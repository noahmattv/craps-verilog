==> flow/design.v <==
`timescale 1ns / 1ps
module sseg(
    output reg [6:0] disp_num,  
    output reg [3:0] an,  
    input [1:0] result,  
    input [2:0] x0, 
    input [2:0] x1, 
    input clk,
    input clr
    );
wire [1:0] s;	 
reg [3:0] digit;    
wire [3:0] aen;
reg [19:0] clkdiv;  
wire [3:0] lego;
   parameter a = 7'b1111110;
   parameter b = 7'b1111101;
   parameter c = 7'b1111011;
   parameter d = 7'b1110111;
   parameter e = 7'b1101111;
   parameter f = 7'b1011111;
   parameter g = 7'b0111111;
   parameter off = 7'b1111111;  
assign s = clkdiv[19:18];  
assign aen = 4'b1111;  
assign lego = result + 3'b111;  
always @(posedge clk)
	case(s)
	0: digit = x0;        
    1: digit = x1;      
    2: digit = off;     
    3: digit = lego;    
	default: digit = 3;
	endcase
always @(*) 
case(digit)
0:disp_num = a&b&c&d&e&f;   
1:disp_num = b&c;							
2:disp_num = a&b&g&e&d;                                                             
3:disp_num = a&b&g&c&d;
4:disp_num = f&g&b&c;												 
5:disp_num = a&f&g&c&d;
6:disp_num = a&f&g&c&d&e;
7:disp_num = b&c&d&e&f;     
8:disp_num = f&e&d;         
9:disp_num = e&f&a&g&b&c;   
10:disp_num = a&b&c&d&e&f;  
default: disp_num = off;    
endcase
always @(*)
begin
an=4'b1111;
if(aen[s] == 1)  
    an[s] = 0;
end
always @(posedge clk or posedge clr) 
begin
if (clr == 1)
clkdiv <= 0;
else
clkdiv <= clkdiv+1;
end
endmodule
# Tool chain data of sseg
# The steps from the RTL of sseg to its reports follow in flow order.
# Line numbers count from 1 in the design file above.
# Operators carry their Yosys type and port widths (W data, S select, Z words).
# Library cell names are shortened.
# The mark - stands for no value.
[setup] design="sseg" clock="clk" library="sky130hd" pvt_corner="tt_025C_1v80"

# After elaboration
# Source: Yosys, flattened and elaborated, memories not mapped. Widths are those after wreduce; folded enables and synchronous resets count as part of the registers. Registers that Yosys merges into a memory's read port (data or address) are not register bits. Print and check cells do not count. Equal cells are merged and count once.
# Yosys's memory passes give these memory sizes; they may raise the number of words (mostly to a power of two), join words into wider ones and drop unused or constant bits.
[op_classes] n_logic=2 shifts=3 muxes=2 n_addsub=3 reduce_logical=1 n_eq=3
[op_table] op="$add A20 B1 Y20 const B" n=1
[op_table] op="$pmux W4 S4" n=1
[op_table] op="$shift A1 B3 Y4 const A" n=2
[op_table] op="$eq A2 B2 Y1 const B" n=2
[op_table] op="$add A2 B3 Y4 const B" n=1
[op_table] op="$shiftx A4 B2 Y1 const A" n=1
[op_table] op="$or A4 B4 Y4" n=1
[op_table] op="$not A4 Y4" n=1
[op_table] op="$mux W4" n=1
[op_table] op="$neg A2 Y3" n=1
[op_table] op="$eq A2 B1 Y1 const B" n=1
[op_table] op="$logic_not A2 Y1" n=1
[word_totals] memories=1 word_cells=16 out_inout_bits=11 register_bits=20 in_bits=10 mem_bits_ro=112 clocked_rd_ports_x_width=7
[mem_list] name="(no name shown)" words=16 width=7 read_ports=1 write_ports=0 line=36 rtl="case(digit)"

# Longest topological paths
# Yosys ltp: most cells in a row. Word level: on the elaborated netlist, between registers, memories and ports. Mapped: between sequential cells and ports; inverters and the memories' decode and read muxes count.
[depth] ltp_word=5 ABC_AREA=0 depth_mapped=8

# Synthesis result
# Source: synth_stat.txt of the flow (Yosys; design flattened, memories mapped). It holds for the ABC_AREA given above (unset counts as 0); a run with the other value may have another netlist.
# Totals and module areas in this step are rounded.
[mapped] mapped_area_um2=1290 n_buf=2 ffs=27 seq_area_um2=640.6 cells=123
[types] type="dfrtp_1" n=20 area_total_um2=500.48
[types] type="dfxtp_1" n=7 area_total_um2=140.134
[types] type="xor2_1" n=10 area_total_um2=87.584
[types] type="xnor2_1" n=8 area_total_um2=70.067
[types] type="nand3_1" n=12 area_total_um2=60.058
[types] type="ha_1" n=4 area_total_um2=50.048
[types] type="nor2_1" n=9 area_total_um2=33.782
[types] type="and4_1" n=3 area_total_um2=26.275
[types] type="nand2_1" n=7 area_total_um2=26.275
[types] type="nor3_1" n=5 area_total_um2=25.024
[types] type="inv_1" n=6 area_total_um2=22.522
[types] type="mux2_2" n=2 area_total_um2=22.522
[types] type="mux2i_1" n=2 area_total_um2=20.019
[types] type="o21ai_4" n=1 area_total_um2=16.266
[types] type="a21oi_1" n=3 area_total_um2=15.014
[types] type="a22oi_1" n=2 area_total_um2=15.014
[types] type="mux2_4" n=1 area_total_um2=15.014
[types] type="nand2b_1" n=2 area_total_um2=12.512
# Not listed: further types 17, cells in them 19.

# Timing after synthesis
# Source: OpenSTA report_checks on the synthesized netlist (no wires, ideal clock, input and output delay 20% of the period each), path of least setup slack; recovery checks are left aside. Register names are those of the netlist, which keeps one name where synthesis merged equal registers.
[synth_timing] path_kind="reg-to-reg" startpoint="register clkdiv[18]" endpoint="register (no name shown)" path_delay_ns=1.727 tclk_ns=1.73 arrival_time_ns=1.609 setup_ns=0.118 t_first_pin_ns=0.000 slack_ns=0.003 path_stages=7 period_less_setup_slack_ns=1.727
# "path_delay_ns" is the arrival time less input delay plus setup time.
# "path_stages": output pins that drive a net of the path, with the launching flip-flop's if there is one; two outputs of one cell count as two.
# "period_less_setup_slack_ns" = period - worst setup slack (recovery checks aside). The figure is calculated, with input and output delays left at 20% of the set period.
# The rows between start and end are the longest chain of elaborated cells between them; the timing report does not say that the signal goes this way. Where chains are equally long, one stands for them.
# A line is the first line of the expression or statement that the cell stems from. Yosys adds cells for indexed reads and writes and turns some case tables into memories.
[synth_via] cell_sequence="dfrtp_1 mux2_2 o21ai_1 inv_1 ha_1 a21oi_1 a21oi_2" elab_chain_len=2 cells_between=5 lines_between=1 cone_classes="eq/ne (3); mux (1); reduce/logical (1)"
[synth_rtl] element="start, declared" line=14 rtl="reg [19:0] clkdiv;"
[synth_rtl] element="start, assigned" line=59 rtl="clkdiv <= 0;"
[synth_rtl] element="start, assigned" line=61 rtl="clkdiv <= clkdiv+1;"
[synth_rtl] element="$eq A2 B2 Y1" line=28 rtl="case(s)"
[synth_rtl] element="$pmux W4 S4" line=28

# Path in the finished layout
# From the final timing report of job 1: the path of least setup slack in the routed layout; clock arrival at registers is part of the times.
[layout_timing] path_kind="reg-to-output" startpoint="register clkdiv[19]" endpoint="output port an[0]" path_stages=3 arrival_time_ns=1.71 slack_ns=0.99 tclk_ns=3.37 t_first_pin_ns=0.27 out_delay_ns=0.67
[layout_via] cell_sequence="dfrtp_1 or2_2 clkdlybuf4s50_1"
[layout_rtl] element="start, declared" line=14 rtl="reg [19:0] clkdiv;"
[layout_rtl] element="start, assigned" line=59 rtl="clkdiv <= 0;"
[layout_rtl] element="start, assigned" line=61 rtl="clkdiv <= clkdiv+1;"
[layout_rtl] element="end, declared" line=4 rtl="output reg [3:0] an,"
# Chain of elaborated cells between the ends: none given.

# sseg through Yosys and OpenROAD on sky130hd: 2 stored runs, unordered, with their settings and measured results. The constraints put input and output delay at 20% of the set period each and load the outputs with 0.01 pF.
# "design_power_mw" is the tool's figure for a default switching activity; nothing was simulated.
# The measured numbers are rounded.
run="job 1" settings period_ns=3.37 CORE_UTILIZATION=28 GPL_ROUTABILITY_DRIVEN=1 CTS_CLUSTER_SIZE=32 CAP_MARGIN=5 SLEW_MARGIN=10 MIN_ROUTING_LAYER="met2" CORE_MARGIN=2
run="job 1" results hold_ws_ns=0.488 total_negative_slack_ns=0.000 design_power_mw=0.5641 yosys_chip_area_um2=1290 worstSetupSlack_ns=0.986 design.die.area_um2=5166 final_util_pct=36.3
run="job 2" settings period_ns=1.91 CORE_UTILIZATION=70 SETUP_SLACK_MARGIN=0.54 PLACE_DENSITY=0.82 CORE_ASPECT_RATIO=1.3 CELL_PAD_IN_SITES_GLOBAL_PLACEMENT=1 TNS_END_PERCENT=65 CAP_MARGIN=0 MAX_ROUTING_LAYER="met4" CORE_MARGIN=2 SLEW_MARGIN=20
run="job 2" outcome="unfinished; error GPL-0301 in placement"
